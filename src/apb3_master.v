==> flow/design.v <==
module apb3_master
#(
    parameter RD_FLAG = 8'd0,    
    parameter WR_FLAG = 8'd1,    
    parameter CMD_RW_FLAG_WIDTH = 8,     
    parameter CMD_ADDR_WIDTH = 16,       
    parameter CMD_DATA_WIDTH = 32,       
    parameter CMD_WIDTH = CMD_RW_FLAG_WIDTH + CMD_ADDR_WIDTH
    + CMD_DATA_WIDTH     
)
(
    input wire pclk,     
    input wire prst_n,   
    input wire [CMD_WIDTH-1:0] cmd,  
    input wire cmd_valid,    
    input wire prdata,   
    input wire pready,   
    input wire pslverr,  
    output reg [CMD_DATA_WIDTH-1:0] cmd_rdata,   
    output reg pwrite,   
    output reg psel,     
    output reg penable,  
    output reg [CMD_ADDR_WIDTH-1:0] paddr,   
    output reg [CMD_DATA_WIDTH-1:0] pwdata  
);
localparam IDLE = 2'd0;
localparam SETUP = 2'd1;
localparam ACCESS = 2'd3;
reg [1:0] state, next_state;
reg start_flag;  
reg [CMD_WIDTH-1:0] cmd_reg;     
reg [CMD_DATA_WIDTH-1:0] prdata_reg;     
always @(posedge pclk or negedge prst_n) begin
    if(!prst_n)
        start_flag <= 1'b0;
    else if(cmd_valid && pready)    
        start_flag <= 1'b1;
    else
        start_flag <= 1'b0;
end
always @(posedge pclk or negedge prst_n) begin
    if(!prst_n)
        cmd_reg <= {CMD_WIDTH{1'b0}};
    else if(cmd_valid && pready)
        cmd_reg <= cmd;
    else
        cmd_reg <= cmd_reg;
end
always @(posedge pclk or negedge prst_n) begin
    if(!prst_n)
        prdata_reg <= {CMD_DATA_WIDTH{1'b0}};
    else if(psel && penable && pready)
        prdata_reg <= prdata;
    else
        prdata_reg <= prdata_reg;
end
always @(posedge pclk or negedge prst_n) begin
    if(prst_n == 1'b0)
        state <= IDLE;
    else
        state <= next_state; 
end
always @(*) begin
    case (state)
        IDLE: if(start_flag) next_state = SETUP;
        else next_state = IDLE;
        SETUP: next_state = ACCESS;
        ACCESS: if(!pready) next_state = ACCESS;
        else if(start_flag) next_state = SETUP;
        else next_state = IDLE;
        default: next_state = IDLE;
    endcase
end
always @(posedge pclk or negedge prst_n) begin
    if(!prst_n) begin
      psel <= 1'b0;
      pwrite <= 1'b0;
      penable <= 1'b0;
      paddr <= {CMD_ADDR_WIDTH{1'b0}};
      pwdata <= {CMD_DATA_WIDTH{1'b0}};
    end 
    else if(next_state == IDLE) begin
        pwrite <= 1'b0;
        penable <= 1'b0;
    end
    else if(next_state == SETUP) begin
        psel <= 1'b1;
        paddr <= cmd_reg[CMD_WIDTH-CMD_RW_FLAG_WIDTH-1 -:CMD_ADDR_WIDTH];
        if(cmd_reg[CMD_WIDTH-1 -:CMD_RW_FLAG_WIDTH] == RD_FLAG)
            pwrite <= 1'b0;
        else begin
            pwrite <= 1'b1;
            pwdata <= cmd_reg[CMD_WIDTH-CMD_RW_FLAG_WIDTH-CMD_ADDR_WIDTH-1 -:CMD_DATA_WIDTH];
        end
    end
    else if(next_state == ACCESS) begin
      penable <= 1'b1;
    end
end
always @(posedge pclk or negedge prst_n) begin
    if(!prst_n)
        cmd_rdata <= {CMD_DATA_WIDTH{1'b0}};
    else
        cmd_rdata <= prdata_reg;
end
endmodule
# Reports on apb3_master
# What the tools print for apb3_master, step after step.
# Lines are those of the file above, counted from 1.
# Operators: Yosys type, input widths -> output width; for muxes data width and select width s.
# A cell with n/a has no value.
# inputs
top_module	apb3_master
clock_port	pclk
cell_library	sky130hd
lib_corner	tt_025C_1v80

# Word level
# Counts by Yosys on the flattened word-level netlist (proc, flatten, opt, wreduce; memories kept). Register bits leave out memories and registers merged into their read ports (data or address). Print and check cells are left out. Cells with the same type and inputs are merged into one.
# bits
elab_cells	38
register_bits	112
# op_classes
reduce_logical	11
mux	10
logic	2
equal	5
# ops
operator	count
$logic_not 8->1	1
$mux 1	8
$pmux 2 s3	1
$eq 2x1->1 const B	2
$eq 2x2->1 const B	2
$logic_not 2->1	2
$reduce_and 2->1	2
$reduce_bool 2->1	2
$logic_and 1x1->1	3
$reduce_and 3->1	1
$not 1->1	2
$ne 2x2->1 const B	1
$mux 2	1

# Logic depth
# Depth = most cells in a row (Yosys ltp): at word level without a register or memory, in the mapped netlist without a sequential cell, where the memories' decode and read muxes count.
# logic_depth
depth_word	7
abc_area	0
depth_mapped	8
mapped_depth_nobuf	7

# After synthesis
# Source: synth_stat.txt of the flow (Yosys; design flattened, memories mapped). It holds for the ABC_AREA given above (unset counts as 0); a run with the other value may have another netlist.
# Totals and module areas in this step are rounded.
# mapped
ffs	113
seqArea_um2	2830
area_um2	4600
stdcells	285
# types
cell_type	count	area_total_um2
sky130_fd_sc_hd__dfrtp_1	112	2.8E+03
sky130_fd_sc_hd__mux2_2	76	855.821
sky130_fd_sc_hd__mux2_4	30	450.432
sky130_fd_sc_hd__buf_4	31	232.723
sky130_fd_sc_hd__ha_1	3	37.536
sky130_fd_sc_hd__buf_2	7	35.034
sky130_fd_sc_hd__buf_6	3	33.782
sky130_fd_sc_hd__dfstp_2	1	26.275
sky130_fd_sc_hd__nor4_2	2	25.024
sky130_fd_sc_hd__a21oi_1	3	15.014
sky130_fd_sc_hd__inv_1	4	15.014
sky130_fd_sc_hd__mux2i_1	1	10.01
sky130_fd_sc_hd__a21oi_2	1	8.758
sky130_fd_sc_hd__nand2_1	2	7.507
sky130_fd_sc_hd__and2_1	1	6.256
sky130_fd_sc_hd__nand2b_1	1	6.256
sky130_fd_sc_hd__nor2b_1	1	6.256
sky130_fd_sc_hd__or2_2	1	6.256
# Not listed: further types 5, cells in them 5.

# Worst setup path after synthesis
# Source: OpenSTA report_checks on the synthesized netlist (no wires, ideal clock, input and output delay 20% of the period each), path of least setup slack; recovery checks are left aside. Register names are those of the netlist, which keeps one name where synthesis merged equal registers.
# synth_path
path_kind	input-to-reg
start	input pready
end	register paddr[10]
t_first_pin_ps	534
path_buffers	2
path_delay_ps	1570
t_required_ps	2545
arrival_time_ps	1979
path_stages	6
tclk_ps	2670
input_delay_ps	534
path_slack_ps	566
synth_period_reached_ps	2104
# "path_delay_ps" = arrival - input delay + setup time.
# "path_stages": output pins that drive a net of the path, with the launching flip-flop's if there is one; two outputs of one cell count as two.
# "synth_period_reached_ps" is the clock period less the worst setup slack; recovery checks do not enter. This is arithmetic on one report: input and output delays are still those of the set period (20% each).
# Between the ends stands the longest chain of elaborated cells between them, by number of cells; it is not shown to be the way that was timed. Of several equally long chains one is given.
# Each line given opens the expression or statement behind the cell; cells for indexed reads and writes are added by Yosys, which also makes memories of some case tables.
# synth_via
path_cell_list	sky130_fd_sc_hd__inv_1 sky130_fd_sc_hd__a21oi_1 sky130_fd_sc_hd__ha_1 sky130_fd_sc_hd__clkbuf_1 sky130_fd_sc_hd__buf_2 sky130_fd_sc_hd__mux2_2
elab_chain_cells	5
cells_between	6
lines_between	4
cone_classes	eq/ne (1); mux (2); logic (1); reduce/logical (2)
# synth_rtl
element	line_no	text
from (decl)	17	input wire pready,
$mux 2	68	ACCESS: if(!pready) next_state = ACCESS;
$pmux 2 s3	64	case (state)
$logic_not 2->1	82	else if(next_state == IDLE) begin
$not 1->1	n/a
$reduce_and 2->1	n/a
to (assign)	79	paddr <= {CMD_ADDR_WIDTH{1'b0}};
to (assign)	88	paddr <= cmd_reg[CMD_WIDTH-CMD_RW_FLAG_WIDTH-1 -:CMD_ADDR_WIDTH];
to (decl)	23	output reg [CMD_ADDR_WIDTH-1:0] paddr,

# Worst path after layout
# From the final timing report of run B: the path of least setup slack in the routed layout; clock arrival at registers is part of the times.
# The report prints the path's times to 10 ps; the period is as set.
# layout_path
path_kind	input-to-reg
start	input pready
end	register pwdata[27]
t_required_ps	3310
tclk_ps	3030
path_stages	10
arrival_time_ps	2660
t_first_pin_ps	610
path_buffers	3
input_delay_ps	610
path_slack_ps	660
# Between the ends stands the longest chain of elaborated cells between them, by number of cells; it is not shown to be the way that was timed. Of several equally long chains one is given.
# layout_via
path_cell_list	sky130_fd_sc_hd__clkdlybuf4s50_1 sky130_fd_sc_hd__inv_1 sky130_fd_sc_hd__a21oi_1 sky130_fd_sc_hd__buf_4 sky130_fd_sc_hd__and2_1 sky130_fd_sc_hd__ha_1 sky130_fd_sc_hd__nand2b_1 sky130_fd_sc_hd__a21oi_4 sky130_fd_sc_hd__buf_12 sky130_fd_sc_hd__mux2_4
elab_chain_cells	5
cells_between	6
lines_between	4
cone_classes	eq/ne (1); mux (2); logic (1); reduce/logical (2)
# layout_rtl
element	line_no	text
from (decl)	17	input wire pready,
$mux 2	68	ACCESS: if(!pready) next_state = ACCESS;
$pmux 2 s3	64	case (state)
$logic_not 2->1	82	else if(next_state == IDLE) begin
$not 1->1	n/a
$reduce_and 3->1	n/a
to (assign)	80	pwdata <= {CMD_DATA_WIDTH{1'b0}};
to (assign)	93	pwdata <= cmd_reg[CMD_WIDTH-CMD_RW_FLAG_WIDTH-CMD_ADDR_WIDTH-1 -:CMD_DATA_WIDTH];
to (decl)	24	output reg [CMD_DATA_WIDTH-1:0] pwdata

# Measured data: module apb3_master, platform sky130hd, 2 stored runs of the flow under differing settings, order arbitrary. Input and output delays are each 20% of the period that was set; the output load is 0.01 pF.
# "achieved_period_ps": clock period set for the run, less the worst setup slack. It is reckoned from that one timing run; input and output delays stay at 20% of the period that was set.
# "worst_path_ps": the worst setup path's part of the clock period (all of it between registers, 20% less for each end at a port) less its slack. A launch clock that arrives late makes it longer, a capture clock that arrives late makes it shorter.
# "power.total_uw": no workload was simulated; the value follows from the tool's default switching activity.
# "worst_path_ps" is given in steps of 10 ps.
# Values from the reports are rounded here.
# Among the settings, . means not set for that run.
# Results: . = not shown.
run	period_ns	CORE_UTILIZATION	SETUP_SLACK_MARGIN	PLACE_DENSITY_LB_ADDON	HOLD_SLACK_MARGIN	CELL_PAD_IN_SITES_GLOBAL_PLACEMENT	CELL_PAD_IN_SITES_DETAIL_PLACEMENT	TNS_END_PERCENT	GPL_TIMING_DRIVEN	CTS_CLUSTER_SIZE	CTS_CLUSTER_DIAMETER	MIN_ROUTING_LAYER	CAP_MARGIN	CORE_MARGIN	SLEW_MARGIN	PLACE_DENSITY	MAX_ROUTING_LAYER	post_synth_area_um2	total_die_area_um2	final_stdcell_area_um2	utilization_pct	worst_setup_slack_ps	timing.setup.tns_ps	power.total_uw	achieved_period_ps	worst_path_ps	critical_path_type
run A	3.19	62	0.74	0.28	0.01	1	0	25	0	49	243	met1	20	2	20	.	.	.	.	.	.	.	.	.	.	.	.
run B	3.03	38	0.23	.	.	.	.	.	1	72	.	.	20	5	35	0.44	met4	4600	14400	6390	53.4	659	0	4720	2371	1770	input-to-reg
# Run A: unfinished; error FLW-0024 in placement
